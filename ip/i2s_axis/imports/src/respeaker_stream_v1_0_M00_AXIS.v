==> flow/design.v <==
`timescale 1ns / 1ps
module i2s_decode#(
    parameter integer I2S_IN_WIDTH  = 3
)
(
    input S_AXI_ACLK,
    output [31:0] ch1,
    output [31:0] ch2,
    output [31:0] ch3,
    output [31:0] ch4,
    output [31:0] frame,
	output 		  ch1_4_ok,		 
    input slv_reg_rden,
    input S_AXI_ARESETN,
    input [I2S_IN_WIDTH-1:0] I2S_i
    );
    wire sysclk = S_AXI_ACLK;
    wire i2s_clk = I2S_i[0];			 
    wire i2s_lrclk = I2S_i[1];
    wire i2s_adc = I2S_i[2];
    reg [31:0] ch1 = 32'd0;
    reg [31:0] ch2 = 32'd0;
    reg [31:0] ch3 = 32'd0;
    reg [31:0] ch4 = 32'd0;
    reg [31:0] frame = 32'd0;
	reg 	   ch1_4_ok 		= 1'b0;	 
	reg 	   ch1_4_ok_flag 	= 1'b0;	 
    reg [31:0] ch1_r = 32'd0;
    reg [31:0] ch2_r = 32'd0;
    reg [31:0] ch3_r = 32'd0;
    reg [31:0] ch4_r = 32'd0;
    reg i2s_clk_pre = 1'b0;
    reg i2s_clk_r = 1'b0;
    reg i2s_lrclk_r = 1'b0;
    reg i2s_lrclk_r2 = 1'b0;
    reg i2s_adc_r = 1'b0;
    reg capture_clk = 1'b0;
    reg [7:0] bclk_cnt = 8'd0;
    always @(posedge sysclk)
    begin								
        i2s_clk_pre <= i2s_clk_r;		 
        i2s_clk_r <= i2s_clk;
        i2s_lrclk_r <= i2s_lrclk;
        i2s_adc_r <= i2s_adc;
    end
    always @(posedge sysclk)
    begin
        if(!i2s_clk_pre & i2s_clk_r) begin		 
            capture_clk <= 1'b1;
        end else begin
            capture_clk <= 1'b0;
        end
    end
    always @(posedge sysclk)
    begin
        if(capture_clk)	
            if(i2s_lrclk_r)					 
                bclk_cnt <= 8'd0;
            else
                bclk_cnt <= bclk_cnt + 1'b1;
        else
            bclk_cnt <= bclk_cnt;
    end    
    always @(posedge sysclk)
    begin
        if(capture_clk)
            if(bclk_cnt < 32)			 
                ch1_r <= {ch1_r[30:0],i2s_adc_r};
            else if(bclk_cnt < 64)
                ch2_r <= {ch2_r[30:0],i2s_adc_r};
            else if(bclk_cnt < 96)
                ch3_r <= {ch3_r[30:0],i2s_adc_r};
            else if(bclk_cnt < 128)
                ch4_r <= {ch4_r[30:0],i2s_adc_r};
            else;
        else;         
    end
    always @(posedge sysclk)
    begin
        if(capture_clk)
            i2s_lrclk_r2 <= i2s_lrclk_r;
        else;         
    end    
    always @(posedge sysclk)
    begin
        if(capture_clk)
            if(i2s_lrclk_r2 & !slv_reg_rden) begin		 
                ch1 <= ch1_r;
                ch2 <= ch2_r;
                ch3 <= ch3_r;
                ch4 <= ch4_r;
                frame <= frame > 254 ? 0 : frame + 1'b1;
				if(!ch1_4_ok_flag) begin
					ch1_4_ok 		<= 1'b1;		 
					ch1_4_ok_flag	<= 1'b1;		 
				end
				else
					ch1_4_ok		<= 1'b0;
            end else begin
				ch1_4_ok <= 1'b0;		 
				if(!i2s_lrclk_r2)
					ch1_4_ok_flag	<= 1'b0;
			end			
        else;         
    end
    wire clk = sysclk;
    wire [31:0] probe0 = ch1_r;
    wire [31:0] probe1 = ch2_r;
    wire [31:0] probe2 = ch3_r;
    wire [31:0] probe3 = ch4_r;
    wire [7:0] probe4 = frame;
    wire [7:0] probe5 = 
    {
        2'd0,
        capture_clk,
        i2s_clk_pre,
        i2s_clk_r,
        i2s_lrclk_r,
        i2s_lrclk_r2,
        i2s_adc_r
    };
endmodule
`timescale 1 ns / 1 ps
	module respeaker_stream_v1_0_M00_AXIS #
	(
        parameter integer I2S_IN_WIDTH  = 3,
		parameter integer C_M_AXIS_TDATA_WIDTH	= 32,
		parameter integer C_M_START_COUNT	= 32
	)
	(
        input wire [I2S_IN_WIDTH-1:0] I2S_i,
		input wire  M_AXIS_ACLK,
		input wire  M_AXIS_ARESETN,
		output wire  M_AXIS_TVALID,
		output wire [C_M_AXIS_TDATA_WIDTH-1 : 0] M_AXIS_TDATA,
		output wire [(C_M_AXIS_TDATA_WIDTH/8)-1 : 0] M_AXIS_TSTRB,
		output wire  M_AXIS_TLAST,
		input wire  M_AXIS_TREADY
	);
	localparam NUMBER_OF_OUTPUT_WORDS = 8;                                               
	function integer clogb2 (input integer bit_depth);                                   
	  begin                                                                              
	    for(clogb2=0; bit_depth>0; clogb2=clogb2+1)                                      
	      bit_depth = bit_depth >> 1;                                                    
	  end                                                                                
	endfunction                                                                          
	localparam integer WAIT_COUNT_BITS = clogb2(C_M_START_COUNT-1);                      
	localparam bit_num  = clogb2(NUMBER_OF_OUTPUT_WORDS);                                
	parameter [1:0] IDLE = 2'b00,         
	                WAIT_I2S	  = 2'b01,  
					SEND_STREAM   = 2'b10;  
	reg [1:0] mst_exec_state;                                                            
	wire  	axis_tvalid;
	reg  	axis_tvalid_delay;
	wire  	axis_tlast;
	reg  	axis_tlast_delay;
	reg [C_M_AXIS_TDATA_WIDTH-1 : 0] 	stream_data_out;
	wire  	tx_en;
	wire  	tx_done;
	wire [31:0] ch1;
    wire [31:0] ch2;
    wire [31:0] ch3;
    wire [31:0] ch4;
    wire [31:0] frame;
	wire 		ch1_4_ok;
	wire 		slv_reg_rden;
	reg  [14 - 1:0] sample_read_cnt;
	assign M_AXIS_TVALID	= axis_tvalid_delay;
	assign M_AXIS_TDATA	= stream_data_out;
	assign M_AXIS_TLAST	= axis_tlast_delay;
	assign M_AXIS_TSTRB	= {(C_M_AXIS_TDATA_WIDTH/8){1'b1}};
	always @(posedge M_AXIS_ACLK)                                             
	begin                                                                     
	  if (!M_AXIS_ARESETN)                                                    
	    begin                                                                 
	      mst_exec_state <= IDLE;                                             
	    end                                                                   
	  else                                                                    
	    case (mst_exec_state)                                                 
	      IDLE:                                                               
	            mst_exec_state  <= WAIT_I2S;                              
	      WAIT_I2S:
			if(ch1_4_ok)
				mst_exec_state	<= SEND_STREAM;
			else
				mst_exec_state	<= WAIT_I2S;
	      SEND_STREAM:                                                        
	        if (tx_done)                                                      
	          begin                                                           
	            mst_exec_state <= IDLE;                                       
	          end                                                             
	        else                                                              
	          begin                                                           
	            mst_exec_state <= SEND_STREAM;                                
	          end                                                             
	    endcase                                                               
	end                                                                       
	assign axis_tvalid = (mst_exec_state == SEND_STREAM);
	assign axis_tlast = (sample_read_cnt == 16384-1 && tx_en);                                
	always @(posedge M_AXIS_ACLK)                                                                  
	begin                                                                                          
	  if (!M_AXIS_ARESETN)                                                                         
	    begin                                                                                      
	      axis_tvalid_delay <= 1'b0;                                                               
	      axis_tlast_delay <= 1'b0;                                                                
	    end                                                                                        
	  else                                                                                         
	    begin                                                                                      
	      axis_tvalid_delay <= axis_tvalid;                                                        
	      axis_tlast_delay <= axis_tlast;                                                          
	    end                                                                                        
	end                                                                                            
	assign tx_en = M_AXIS_TREADY && axis_tvalid;   
		reg [1:0]ch1_4_read_cnt;
	    always @( posedge M_AXIS_ACLK )                  
	    begin                                            
	      if(!M_AXIS_ARESETN)                            
	        begin                                        
			  stream_data_out 	<= 32'h0;
			  ch1_4_read_cnt	<= 2'b00;
			  sample_read_cnt	<= 12'd0;
	        end                                          
	      else if (tx_en) 
	        begin                                        
			  case(ch1_4_read_cnt)
				2'd0:
					stream_data_out	<= ch1;
				2'd1:
					stream_data_out	<= ch2;
				2'd2:
					stream_data_out	<= ch3;
				2'd3:
					stream_data_out	<= ch4;
				default:
					stream_data_out	<= ch1;
			  endcase
			  ch1_4_read_cnt		<= ch1_4_read_cnt + 1;	
			  sample_read_cnt		<= sample_read_cnt + 1;
	        end                                          
	    end                                              
	assign tx_done = (ch1_4_read_cnt == 2'd3) ? 1'b1 : 1'b0;
	assign slv_reg_rden	= tx_en;
	i2s_decode # (
        .I2S_IN_WIDTH(3)
    )
    i2s_decode_ins
    (
        .S_AXI_ACLK(M_AXIS_ACLK),
        .ch1(ch1),
        .ch2(ch2),
        .ch3(ch3),
        .ch4(ch4),
        .frame(frame),
		.ch1_4_ok(ch1_4_ok),
        .slv_reg_rden(slv_reg_rden),
        .S_AXI_ARESETN(M_AXIS_ARESETN),
        .I2S_i(I2S_i)
    );
	endmodule
# From RTL to reports: respeaker_stream_v1_0_M00_AXIS
# What the tools print for respeaker_stream_v1_0_M00_AXIS, step after step.
# Line numbers count from 1 in the design file above.
# Operators: Yosys type, input widths -> output width; for muxes data width and select width s.
# Cell names lack the library's common part.
# The mark - stands for no value.
# design
top_module	respeaker_stream_v1_0_M00_AXIS
clock	M_AXIS_ACLK
cell_library	sky130hd
corner	tt_025C_1v80

# Word level
# Yosys after proc, flatten, opt, wreduce and memory -nomap, before mapping. Memory bits, and registers merged into a memory's read port (data or address), are not among the register bits. Print and check cells are not counted. Equal cells are merged and count once.
# op_classes
n_div	0
bitwise	5
add_sub_neg	3
equal	7
n_shift	0
n_mul	0
mux	8
n_reduce_logical	13
cmp	4
# op_table
op	n
$pmux 32 s4	1
$lt 8x7->1 const B	2
$add 14x1->14 const B	1
$eq 14x14->1 const B	1
$add 8x1->8 const B	1
$lt 8x6->1 const B	1
$lt 8x8->1 const B	1
$eq 2x2->1 const B	3
$reduce_and 2->1	3
$pmux 2 s3	1
$reduce_and 5->1	1
$eq 2x1->1 const B	2
$logic_not 2->1	2
$reduce_and 4->1	1
$mux 2	2
$mux 1	4
$not 1->1	3
$reduce_and 3->1	1
$reduce_bool 3->1	1
$and 1x1->1	2
$logic_and 1x1->1	2
$logic_not 1->1	2
$add 2x1->2 const B	1
$ne 2x2->1 const B	1
# word_totals
ramBits	0
word_cells	63
inputBits	6
output_inout_bits	38
clocked_rd_ports_x_width	0
register_bits	324
latch_bits	0
mem_bits_ro	0
memories	0

# Longest topological paths
# Longest topological path by Yosys (ltp), each cell counted once; first at word level (registers and memories cut), then after technology mapping (sequential cells cut; the memories' decode and read muxes count).
# logic_depth
depth_word	6
ABC_AREA	0
depth_mapped	7

# Synthesis result
# The flow's flattened synthesis, as Yosys stat reports it; memories are mapped. The netlist is that of the ABC_AREA named above (0 if unset); the other value can give another one.
# synth_totals
ffs	325
buf_cells	33
yosys_area_um2	11131.9
mapped_cells	639
# by_type
cell	n	area_total_um2
edfxtp_1	267	8017.69
dfxtp_1	58	1.16E+03
a32o_1	32	320.307
a22oi_1	32	240.23
nand2b_1	37	231.472
a21oi_1	46	230.221
nand2_1	48	180.173
ha_1	6	75.072
clkbuf_1	14	52.55
mux2i_1	5	50.048
buf_2	9	45.043
nand3_1	8	40.038
buf_4	5	37.536
nor2_1	10	37.536
or4_1	5	37.536
xor2_1	4	35.034
nor4_1	5	31.28
or3_1	5	31.28
# Other cell types: 18; their cells: 43.
# The figures by module come from a second, unflattened synthesis with its own total; it is not the netlist above.
# hier_totals
cells_unflattened	745
hier_area_um2	12519.5
# Each row is one instance without its submodules.
# by_module
module	area_um2	n_cells	instances
i2s_decode #(I2S_IN_WIDTH=3)	9619.2	383	1
respeaker_stream_v1_0_M00_AXIS	2900.3	362	1

# Timing after synthesis
# OpenSTA on the mapped netlist: ideal clock, no wires. The path of least setup slack (recovery checks aside). Input and output delay are each 20% of the period. Register names are those of the netlist, which keeps one name where synthesis merged equal registers.
# synth_timing
kind	input-to-reg
startpoint	input M_AXIS_TREADY
endpoint	register i2s_decode_ins.ch1[0]
arrival_ns	4.803
path_slack_ns	1.335
delay_ns	3.978
in_delay_ns	1.328
path_stages	4
setup_time_ns	0.503
tclk_ns	6.64
period_less_setup_slack_ns	5.305
# "delay_ns" = arrival - input delay + setup time.
# "path_stages": output pins that drive a net of the path, with the launching flip-flop's if there is one; two outputs of one cell count as two.
# "period_less_setup_slack_ns" = period - worst setup slack (recovery checks aside). The figure is calculated, with input and output delays left at 20% of the set period.
# The rows between start and end are the longest chain of elaborated cells between them; the timing report does not say that the signal goes this way. Where chains are equally long, one stands for them.
# Each line given opens the expression or statement behind the cell; cells for indexed reads and writes are added by Yosys, which also makes memories of some case tables.
# synth_via
path_cell_list	buf_2 nand2_2 buf_2 and3_1
elab_chain_cells	4
cells_between	4
lines_between	2
cone_classes	logic: 1; reduce/logical: 3
# synth_rtl
element	line	rtl
from (decl)	138	input wire M_AXIS_TREADY
$logic_and 1x1->1	213	assign tx_en = M_AXIS_TREADY && axis_tvalid;
$logic_not 1->1	87	if(i2s_lrclk_r2 & !slv_reg_rden) begin
$and 1x1->1	87
$reduce_and 2->1	-
to (assign)	88	ch1 <= ch1_r;
to (decl)	7	output [31:0] ch1,

# Timing after layout
# Path of least setup slack in the final report of run A (OpenROAD, finished layout, wires in). Where an end is a register, its clock arrival counts in the times.
# layout_timing
kind	reg-to-output
startpoint	register stream_data_out[3]
endpoint	output M_AXIS_TDATA[3]
path_slack_ns	0.93
tclk_ns	3.15
arrival_ns	1.59
path_stages	2
# At most two assigning lines are given for a register; there are more.
# layout_via
path_cell_list	dfxtp_1 clkdlybuf4s50_1
elab_chain_cells	0
cells_between	0
lines_between	0
# layout_rtl
element	line	rtl
from (decl)	157	reg [C_M_AXIS_TDATA_WIDTH-1 : 0] stream_data_out;
from (assign)	227	stream_data_out <= ch1;
from (assign)	229	stream_data_out <= ch2;
to (decl)	135	output wire [C_M_AXIS_TDATA_WIDTH-1 : 0] M_AXIS_TDATA,

# Record of 2 stored runs of the RTL-to-layout flow on respeaker_stream_v1_0_M00_AXIS, platform sky130hd. The runs are unordered. Constraints: input delay and output delay 20% of the set period each, output load 0.01 pF.
# "total_power_uw" is the tool's figure for a default switching activity; nothing was simulated.
# A setting shown as . is not set for that run.
run	period_ns	CORE_UTILIZATION	CORE_ASPECT_RATIO	CORE_MARGIN	CELL_PAD_IN_SITES_DETAIL_PLACEMENT	ABC_AREA	CAP_MARGIN	SLEW_MARGIN	PLACE_DENSITY_LB_ADDON	HOLD_SLACK_MARGIN	CELL_PAD_IN_SITES_GLOBAL_PLACEMENT	GPL_ROUTABILITY_DRIVEN	CTS_CLUSTER_SIZE	CTS_CLUSTER_DIAMETER	MIN_ROUTING_LAYER	MAX_ROUTING_LAYER	worst_hold_slack_ns	synth_chip_area_um2	tns_setup_ns	setup_ws_ns	total_die_area_um2	stdcell_area_um2	total_power_uw
run A	3.15	72	1.0	8	0	0	15	20	.	.	.	.	.	.	.	.	0.357	11131.9	0.000	0.933	19695.3	12799.8	8491
run B	3.49	43	.	5	.	1	35	20	0.0	-0.04	1	1	70	172	met1	met4	0.370	11223.3	0.000	1.256	29431.1	12336.8	6036
